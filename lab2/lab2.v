==> flow/design.v <==
module lab2(input clk, input rst, output reg [7:0] out);
    reg [27:0] counter;
    parameter MAX_COUNT = 8000;
    reg tick;
    always @(posedge clk or posedge rst) begin
        if (rst) begin
            out = 0;
            counter = 0;
        end else begin
            if (tick) begin
                out = out + 1; 
                tick = 0;
            end else begin
                counter = counter + 1;
                if (counter == MAX_COUNT) begin
                    tick = 1;
                    counter = 0;
                end
            end
        end
    end
endmodule
======== From RTL to reports: lab2 ========
The steps from the RTL of lab2 to its reports follow in flow order.
Line numbers count from 1 in the design file above.
Operators: Yosys type, input widths -> output width; for muxes data width and select width s.
Cell names lack the library's common part.
The mark n/a stands for no value.
set-up
  top module .............................. lab2
  clock input ............................. clk
  standard-cell library ................... sky130hd
  timing corner ........................... tt_025C_1v80

======== Elaborated design ========
Counts by Yosys on the flattened word-level netlist (proc, flatten, opt, wreduce; memories kept). Register bits leave out memories and registers merged into their read ports (data or address); mux counts leave out enables and synchronous resets folded into registers. Print and check cells are left out. Cells with the same type and inputs are merged into one.
cells by class
  $add $sub $neg .......................... 2
  eq/ne operators ......................... 1
  muxes and demuxes ....................... 2
operators with widths
  cell                   count
  $add 28x1->28 const B  1
  $eq 28x13->1 const B   1
  $mux 28                1
  $add 8x1->8 const B    1
  $mux 1                 1
storage and ports
  output and inout bits ................... 8
  register bits ........................... 37
  input bits .............................. 2

======== Longest topological paths ========
Depth = most cells in a row (Yosys ltp): at word level without a register or memory, in the mapped netlist without a sequential cell, where the memories' decode and read muxes count.
logic depth
  depth after elaboration ................. 3
  ABC_AREA ................................ 1
  mapped depth ............................ 14
  mapped depth without buffers ............ 14

======== Netlist ========
Yosys stat after the flow's synthesis: flattened, memories mapped to cells. It holds for the ABC_AREA given above (unset counts as 0); a run with the other value may have another netlist.
cells by type
  cell      count  total area (µm²)
  dfrtp_1   36     900.864
  nand2_1   151    566.794
  nor2_1    43     161.405
  inv_1     41     153.898
  o21ai_0   21     105.101
  nand3_1   20     100.096
  nor2_4    5      56.304
  nand4_1   8      50.048
  xnor2_1   5      43.792
  xor2_1    5      43.792
  ha_1      3      37.536
  nor2_2    6      37.536
  nor3_1    7      35.034
  edfxtp_1  1      30.029
  clkbuf_1  7      26.275
  a21oi_1   5      25.024
  nand3_2   2      20.019
  nor2_8    1      20.019
Not listed: further types 10, cells in them 16.
synthesis totals
  area of sequential cells ................ 930.9 µm²
  flip-flop cells ......................... 37
  mapped cells ............................ 383
  mapped area ............................. 2523.7 µm²
  buffer cells ............................ 7

======== Worst setup path after synthesis ========
OpenSTA on the mapped netlist: ideal clock, no wires. The path of least setup slack (recovery checks aside). Input and output delay are each 20% of the period. Register names are those of the netlist, which keeps one name where synthesis merged equal registers.
timing post-synthesis
  path type ............................... register to register
  start ................................... reg counter[0]
  end ..................................... reg counter[10]
  driving pins on the path ................ 15
  time at the first pin ................... 0.000 ns
  delay of the path ....................... 1.827 ns
  period .................................. 2.49 ns
  buffers on the path ..................... 0
  library setup time ...................... 0.117 ns
  arrival time ............................ 1.710 ns
  required time ........................... 2.373 ns
  setup slack ............................. 0.664 ns
  synthesis period reached ................ 1.826 ns
"delay of the path" is the arrival time less input delay plus setup time.
"driving pins on the path": output pins that drive a net of the path, with the launching flip-flop's if there is one; two outputs of one cell count as two.
"synthesis period reached" is the clock period less the worst setup slack; recovery checks do not enter. This is arithmetic on one report: input and output delays are still those of the set period (20% each).
The rows between start and end are the longest chain of elaborated cells between them; the timing report does not say that the signal goes this way. Where chains are equally long, one stands for them.
Each line given opens the expression or statement behind the cell; cells for indexed reads and writes are added by Yosys, which also makes memories of some case tables.
A register here has more assigning lines than the two given.
on the way, post-synthesis
  path through ............................ dfrtp_1 > ha_1 > nand2_1 > nor2_4 > nand2_1 > nor2_2 > nand2_1 > nand2_1 > nand2_1 > nor2_2 > nand2_2 > nor2_4 > nand3_4 > nand2_1 > nand2_1
  length of the longest elaborated chain .. 3
ends and longest elaborated chain, post-synthesis
  what                line  RTL
  start: declaration  2     reg [27:0] counter;
  start: assignment   8     counter = 0;
  start: assignment   14    counter = counter + 1;
  $add 28x1->28       14
  $eq 28x13->1        15    if (counter == MAX_COUNT) begin
  $mux 28             15
  end: assignment     14
  end: assignment     17    counter = 0;
  end: declaration    2

======== Timing after layout ========
Path of least setup slack in the final report of flow run 2 (OpenROAD, finished layout, wires in). Where an end is a register, its clock arrival counts in the times.
timing post-layout
  path type ............................... register to register
  start ................................... reg counter[1]
  end ..................................... reg counter[10]
  required time ........................... 2.44 ns
  time at the first pin ................... 0.28 ns
  setup slack ............................. 0.18 ns
  arrival time ............................ 2.26 ns
  library setup time ...................... 0.11 ns
  period .................................. 2.26 ns
  buffers on the path ..................... 1
  driving pins on the path ................ 14
The rows between start and end are the longest chain of elaborated cells between them; the timing report does not say that the signal goes this way. Where chains are equally long, one stands for them.
A register here has more assigning lines than the two given.
on the way, post-layout
  path through ............................ dfrtp_2 > ha_4 > nand2_2 > nor2_4 > buf_6 > nand4_1 > nand2_2 > nand2_2 > nor2_2 > nand3_2 > nor2_4 > nand3_4 > nand2_2 > nand2_1
  length of the longest elaborated chain .. 3
ends and longest elaborated chain, post-layout
  what                line  RTL
  start: declaration  2     reg [27:0] counter;
  start: assignment   8     counter = 0;
  start: assignment   14    counter = counter + 1;
  $add 28x1->28       14
  $eq 28x13->1        15    if (counter == MAX_COUNT) begin
  $mux 28             15
  end: assignment     14
  end: assignment     17    counter = 0;
  end: declaration    2

# Flow runs of lab2

Module lab2, platform sky130hd: 2 stored runs of the flow (Yosys, OpenROAD) with differing settings, in no particular order. Input and output delays are each 20% of the period that was set; the output load is 0.01 pF.
"achieved clock period (ns)" means the clock period less the worst setup slack. The figure is calculated, with input and output delays left at 20% of the set period.
"worst setup path time (ns)" is the time allowed to the run's worst setup path (the clock period less input and output delay, where it has them) less its slack. Clock arrival times count: a late capture clock shortens it, a late launch clock lengthens it.
"finish__power__total": no workload was simulated; the value follows from the tool's default switching activity.

Flow files of flow run 1
==> flow/run.sh <==
#!/bin/bash
# the make line also repeats the synthesis and layout settings of config.mk as NAME=value (left out here)
make -C /OpenROAD-flow-scripts/flow DESIGN_CONFIG=/design/flow/config.mk WORK_HOME=/design/flow/orfs CLKGATE_MAP_FILE= finish
==> flow/config.mk <==
export PLATFORM = sky130hd
export DESIGN_NAME = lab2
export DESIGN_NICKNAME = lab2
export VERILOG_FILES = /design/flow/design.v
export SDC_FILE = /design/flow/constraint.sdc
export NUM_CORES = 4
export LEC_CHECK = 0
export CAP_MARGIN = 20
export CELL_PAD_IN_SITES_DETAIL_PLACEMENT = 2
export CELL_PAD_IN_SITES_GLOBAL_PLACEMENT = 2
export CORE_ASPECT_RATIO = 1.41
export CORE_MARGIN = 2
export CORE_UTILIZATION = 49
export GPL_TIMING_DRIVEN = 0
export MAX_ROUTING_LAYER = met5
export MIN_ROUTING_LAYER = met2
export PLACE_DENSITY = 0.91
export SETUP_SLACK_MARGIN = 0.48
export SLEW_MARGIN = 20
==> flow/constraint.sdc <==
create_clock -name core_clock -period 2.17 [get_ports {clk}]
set_input_delay 0.4340 -clock core_clock [delete_from_list [all_inputs] [get_ports {clk}]]
set_output_delay 0.4340 -clock core_clock [all_outputs]
set_load 0.01 [all_outputs]

report of flow run 1: did not finish, cts, DPL-0033

Flow files of flow run 2
==> flow/run.sh <==
#!/bin/bash
# the make line also repeats the synthesis and layout settings of config.mk as NAME=value (left out here)
make -C /OpenROAD-flow-scripts/flow DESIGN_CONFIG=/design/flow/config.mk WORK_HOME=/design/flow/orfs CLKGATE_MAP_FILE= finish
==> flow/config.mk <==
export PLATFORM = sky130hd
export DESIGN_NAME = lab2
export DESIGN_NICKNAME = lab2
export VERILOG_FILES = /design/flow/design.v
export SDC_FILE = /design/flow/constraint.sdc
export NUM_CORES = 4
export LEC_CHECK = 0
export ABC_AREA = 1
export CAP_MARGIN = 20
export CELL_PAD_IN_SITES_GLOBAL_PLACEMENT = 1
export CORE_ASPECT_RATIO = 0.61
export CORE_MARGIN = 2
export CORE_UTILIZATION = 21
export CTS_CLUSTER_DIAMETER = 269
export CTS_CLUSTER_SIZE = 18
export GPL_TIMING_DRIVEN = 1
export HOLD_SLACK_MARGIN = 0.09
export PLACE_DENSITY_LB_ADDON = 0.11
export SLEW_MARGIN = 35
export TNS_END_PERCENT = 30
==> flow/constraint.sdc <==
create_clock -name core_clock -period 2.26 [get_ports {clk}]
set_input_delay 0.4520 -clock core_clock [delete_from_list [all_inputs] [get_ports {clk}]]
set_output_delay 0.4520 -clock core_clock [all_outputs]
set_load 0.01 [all_outputs]

report of flow run 2
yosys chip area after synthesis (um^2): 2523.7
finish__design__die__area: 12937.5
finish__design__instance__area__stdcell: 3249.4
finish__design__instance__utilization: 0.2756
finish__timing__setup__ws: 0.182
finish__timing__setup__tns: 0.000
finish__timing__hold__ws: 0.496
finish__power__total: 2.209e-03
achieved clock period (ns): 2.078
worst setup path time (ns): 2.08
worst setup path kind: register to register
